==> flow/design.v <==
`timescale 1ns / 1ps
module axi_stream_fp #(parameter data=32)
(
input axis_clk,
input axis_reset,
input s_axis_valid_a,
input s_axis_valid_b,
input [data-1:0] s_axis_data,
input [data-1:0] s_axis_data1,
output s_axis_ready_a,
output s_axis_ready_b,
output reg m_axis_valid_a,
output reg m_axis_valid_b,
output reg [data-1:0]m_axis_data,
output reg [data-1:0]m_axis_data1,
input m_axis_ready_a,
input m_axis_ready_b
    );
    integer i;
    assign s_axis_ready_a=m_axis_ready_a;
    assign s_axis_ready_b=m_axis_ready_b;
    always @(posedge axis_clk)
    begin
       if(s_axis_valid_a & s_axis_ready_a)
       begin
          for(i=0;i<data/8;i=i+1)
          begin
             m_axis_data[i*8+:8]<=s_axis_data[i*8+:8];
          end
       end
    end
    always @(posedge axis_clk)
        begin
           if(s_axis_valid_b & s_axis_ready_b)
           begin
              for(i=0;i<data/8;i=i+1)
              begin
                 m_axis_data1[i*8+:8]<=s_axis_data1[i*8+:8];
              end
           end
        end
    always @(posedge axis_clk)
    begin
       m_axis_valid_a <= s_axis_valid_a & s_axis_ready_a;
    end
    always @(posedge axis_clk)
        begin
           m_axis_valid_b <= s_axis_valid_b & s_axis_ready_b;
        end
  wire [31:0] m_out;
  wire [24:0]test;
  wire [7:0]shi;
  wire c_o;
  float_adder axi_inter(m_axis_data[31:0],m_axis_data1[31:0],m_out[31:0],test[24:0],shi[7:0],c_o);
endmodule
module float_adder(
    input [31:0] a,
    input [31:0] b,
    output [31:0] Out,
	 output [24:0] Out_test,
	 output [7:0] shift,
	 output c_out,sa,sb,
	 output reg sign
    );
	wire [7:0] sm_exp_diff,exp_out_mux,exp_out_inc;
	wire sel_shit_r,sel_no_shift_r,inc,sel_max_exp,sm_exp_brw;
	wire [24:0] fl_add_out,final_out;
	wire [22:0] frac_out;
assign sa=a[31:31];
assign sb=b[31:31];
always @(*)
begin
if(sa==1 && sb==0)
begin
sign =sa;
end
else
begin
sign=sb;
end
end
	assign c_out = Out_test[24:24];
	exp_alu sub_alu1(a[30:23],b[30:23],sm_exp_diff[7:0],sm_exp_brw);
	signal_controller sc(sm_exp_diff[7:0],c_out,sm_exp_brw,sel_shift_r,sel_no_shift_r,shift,inc,sel_max_exp);
	fract_add FDD(a[22:0],b[22:0],shift[7:0],sel_shift_r,sel_no_shift_r,Out_test);
	mux_exp e_m(a[30:23],b[30:23],sel_max_exp,exp_out_mux);
	 final_fp_out dut(exp_out_mux,inc,Out_test,exp_out_inc,final_out);
	assign frac_out = final_out[22:0];
	assign Out = {sign,exp_out_inc,frac_out};
endmodule
module fract_add(
    input [22:0] a,
    input [22:0] b,
    input [7:0] shift,
    input sel_b,
    input sel_a,
    output reg [24:0] Out
    );
	wire [23:0] sr_input, alu_input_a;
reg [23:0]	alu_input_b;
	fraction_mux mux0({1'b1,a},{1'b1,b},sel_a,alu_input_a);
	fraction_mux mux1({1'b1,a},{1'b1,b},sel_b,sr_input);
	always@(*)
	begin
	 alu_input_b = sr_input >> shift;
	 Out = alu_input_a + alu_input_b;
	end
endmodule
module mux_exp(
    input [7:0] exp_a,
    input [7:0] exp_b,
    input sel_c,
    output [7:0] exp_out
    );
	assign exp_out = (sel_c) ? exp_b : exp_a;
endmodule
module final_fp_out(
    input [7:0] exp_diff,
    input inc_control,
    input [24:0] shifter,
    output reg[7:0] exp_out,
    output reg [24:0] frac_out
    );
	always@(*)
	begin
		if(inc_control > 0)
			begin
				exp_out = exp_diff + 8'b1;
				frac_out = shifter >> 1'b1;
			end
		else
			begin
				exp_out = exp_diff - 8'b0;
				frac_out = shifter << 1'b0;				
			end
	end
endmodule
module signal_controller(
    input [7:0] exp_diff,
    input c_out,
	 input sm_alu_sign,
    output reg sel_b,
    output reg sel_a,
    output reg [7:0] shift,
	 output reg inc,
	 output reg sel_c
    );
always@(exp_diff or sm_alu_sign or c_out)
	begin
		if(sm_alu_sign ==  0)
			begin
				sel_a = 1'b0; 	
                sel_b = 1'b1; 			
                sel_c = 1'b0; 				
                shift = exp_diff;
			end
		else
			begin
				sel_a = 1'b1; 				
                 sel_b = 1'b0; 				
                sel_c = 1'b1;				
                 shift = ~exp_diff +1;
		end
	end
	always@(c_out)
		begin
		if(c_out > 0)
				inc = 1'b1;
		else
				inc = 1'b0;
		end
endmodule
module exp_alu(
    input [7:0] a,
    input [7:0] b,
    output reg [7:0] c,
	 output reg sign
    );
	always@(a or b)
	begin
		if(a >= b)
		begin
			c = a-b;
			sign = 1'b0;
		end
		else
		begin
			c=a-b;
			sign = 1'b1;
		end
	end
endmodule
module fraction_mux(
    input [23:0] a,
    input [23:0] b,
    input sel,
    output [23:0] Out
    );
	assign Out = (sel) ? b : a;
endmodule
Tool chain data of axi_stream_fp
The steps from the RTL of axi_stream_fp to its reports follow in flow order.
Lines are those of the file above, counted from 1.
Operators: Yosys type, input widths -> output width; for muxes data width and select width s.
Cell names lack the library's common part.
Not given: -
Design
  top module: axi_stream_fp
  clock port: axis_clk
  standard-cell library: sky130hd
  library corner: tt_025C_1v80

Elaborated design
Yosys after proc, flatten, opt, wreduce and memory -nomap, before mapping. Enables and synchronous resets that opt folds into registers are not counted as muxes. Memory bits, and registers merged into a memory's read port (data or address), are not among the register bits. Print and check cells are not counted. Equal cells are merged and count once.
Cells by class
  bitwise operators: 2
Operators by type and width (number)
  $and 1x1->1: 2
Storage and ports
  input bits: 70
  elaborated cells: 12
  register bits: 66

Logic depth
Yosys ltp: most cells in a row. Word level: on the elaborated netlist, between registers, memories and ports. Mapped: between sequential cells and ports; inverters and the memories' decode and read muxes count.
Depth
  depth after elaboration: 1
  ABC_AREA: 0
  mapped depth: 1

After synthesis
The flow's flattened synthesis, as Yosys stat reports it; memories are mapped. The netlist is that of the ABC_AREA named above (0 if unset); the other value can give another one.
Synthesis totals
  sequential part of the area: 1961.9 sq um
  buffer cells: 4
  cell area after synthesis: 2004.4 sq um
  standard cells after synthesis: 72
  mapped flip-flops: 66
Cells by type
  edfxtp_1: number 64, area in all 1.92E+03 sq um
  dfxtp_1: number 2, area in all 40.038 sq um
  buf_4: number 4, area in all 30.029 sq um
  and2_1: number 2, area in all 12.512 sq um

Timing after synthesis
OpenSTA on the mapped netlist: ideal clock, no wires. The path of least setup slack (recovery checks aside). Input and output delay are each 20% of the period. Register names are those of the netlist, which keeps one name where synthesis merged equal registers.
Path post-synthesis
  kind: input-to-reg
  start point: input port s_axis_valid_b
  end point: register m_axis_data1[0]
  slack: 0.017 ns
  arrival: 1.110 ns
  setup time: 0.393 ns
  path delay: 1.199 ns
  data required time: 1.127 ns
  clock period: 1.52 ns
  stages on the path: 1
  input delay: 0.304 ns
  synthesis period reached: 1.503 ns
"path delay" = arrival - input delay + setup time.
"stages on the path": output pins that drive a net of the path, with the launching flip-flop's if there is one; two outputs of one cell count as two.
"synthesis period reached" = period - worst setup slack (recovery checks aside). The figure is calculated, with input and output delays left at 20% of the set period.
The rows between start and end are the longest chain of elaborated cells between them; the timing report does not say that the signal goes this way. Where chains are equally long, one stands for them.
Each line given opens the expression or statement behind the cell; cells for indexed reads and writes are added by Yosys, which also makes memories of some case tables.
On the way, post-synthesis
  path through: and2_1
  cells in the longest elaborated chain: 1
Ends and longest elaborated chain, post-synthesis
  start, declared: line 7  | input s_axis_valid_b,
  $and 1x1->1: line 34  | if(s_axis_valid_b & s_axis_ready_b)
  end, assigned: line 38  | m_axis_data1[i*8+:8]<=s_axis_data1[i*8+:8];
  end, declared: line 15  | output reg [data-1:0]m_axis_data1,

Path in the finished layout
Path of least setup slack in the final report of flow run 2 (OpenROAD, finished layout, wires in). Where an end is a register, its clock arrival counts in the times.
Path post-layout
  kind: input-to-output
  start point: input port m_axis_ready_a
  end point: output port s_axis_ready_a
  slack: 0.07 ns
  clock period: 1.93 ns
  stages on the path: 3
  arrival: 1.48 ns
  data required time: 1.54 ns
  input delay: 0.39 ns
On the way, post-layout
  path through: clkdlybuf4s50_1 -> buf_4 -> clkdlybuf4s50_1
  cells in the longest elaborated chain: 0
Ends and longest elaborated chain, post-layout
  start, declared: line 16  | input m_axis_ready_a,
  end, declared: line 10  | output s_axis_ready_a,

axi_stream_fp through Yosys and OpenROAD on sky130hd: 2 stored runs, unordered, with their settings and measured results. The constraints put input and output delay at 20% of the set period each and load the outputs with 0.01 pF.
"achieved clock period (ns)" is the run's clock period less its worst setup slack. It is reckoned from that one timing run; input and output delays stay at 20% of the period that was set.
"worst setup path time (ns)" means the part of the period allowed to the worst setup path (the constraints hold back 20% at inputs and 20% at outputs) less its slack; where the path has registers, the arrival times of their clocks count too.
"finish__power__total": no workload was simulated; the value follows from the tool's default switching activity.

settings of flow run 1
{
  "period_ns": 0.931,
  "CORE_UTILIZATION": 53,
  "SETUP_SLACK_MARGIN": -0.02,
  "PLACE_DENSITY_LB_ADDON": 0.01,
  "ABC_AREA": 0,
  "GPL_TIMING_DRIVEN": 0,
  "CTS_CLUSTER_SIZE": 56,
  "CTS_CLUSTER_DIAMETER": 40,
  "CAP_MARGIN": 10,
  "SLEW_MARGIN": 40,
  "MAX_ROUTING_LAYER": "met4",
  "CORE_MARGIN": 2
}
report of flow run 1: did not finish, place, DPL-0033

settings of flow run 2
{
  "period_ns": 1.93,
  "CORE_UTILIZATION": 33,
  "PLACE_DENSITY_LB_ADDON": 0.25,
  "TNS_END_PERCENT": 65,
  "GPL_TIMING_DRIVEN": 0,
  "GPL_ROUTABILITY_DRIVEN": 1,
  "CTS_CLUSTER_SIZE": 90,
  "CTS_CLUSTER_DIAMETER": 43,
  "SLEW_MARGIN": 20,
  "MAX_ROUTING_LAYER": "met4",
  "CAP_MARGIN": 20,
  "CORE_MARGIN": 2
}
report of flow run 2
yosys chip area after synthesis (um^2): 2004.4
finish__design__die__area: 6713.3
finish__design__instance__area__stdcell: 3647.2
finish__design__instance__utilization: 0.6197
finish__timing__setup__ws: 0.069
finish__timing__setup__tns: 0.000
finish__timing__hold__ws: 0.604
finish__power__total: 3.165e-03
achieved clock period (ns): 1.861
worst setup path time (ns): 1.09
worst setup path kind: input-to-output
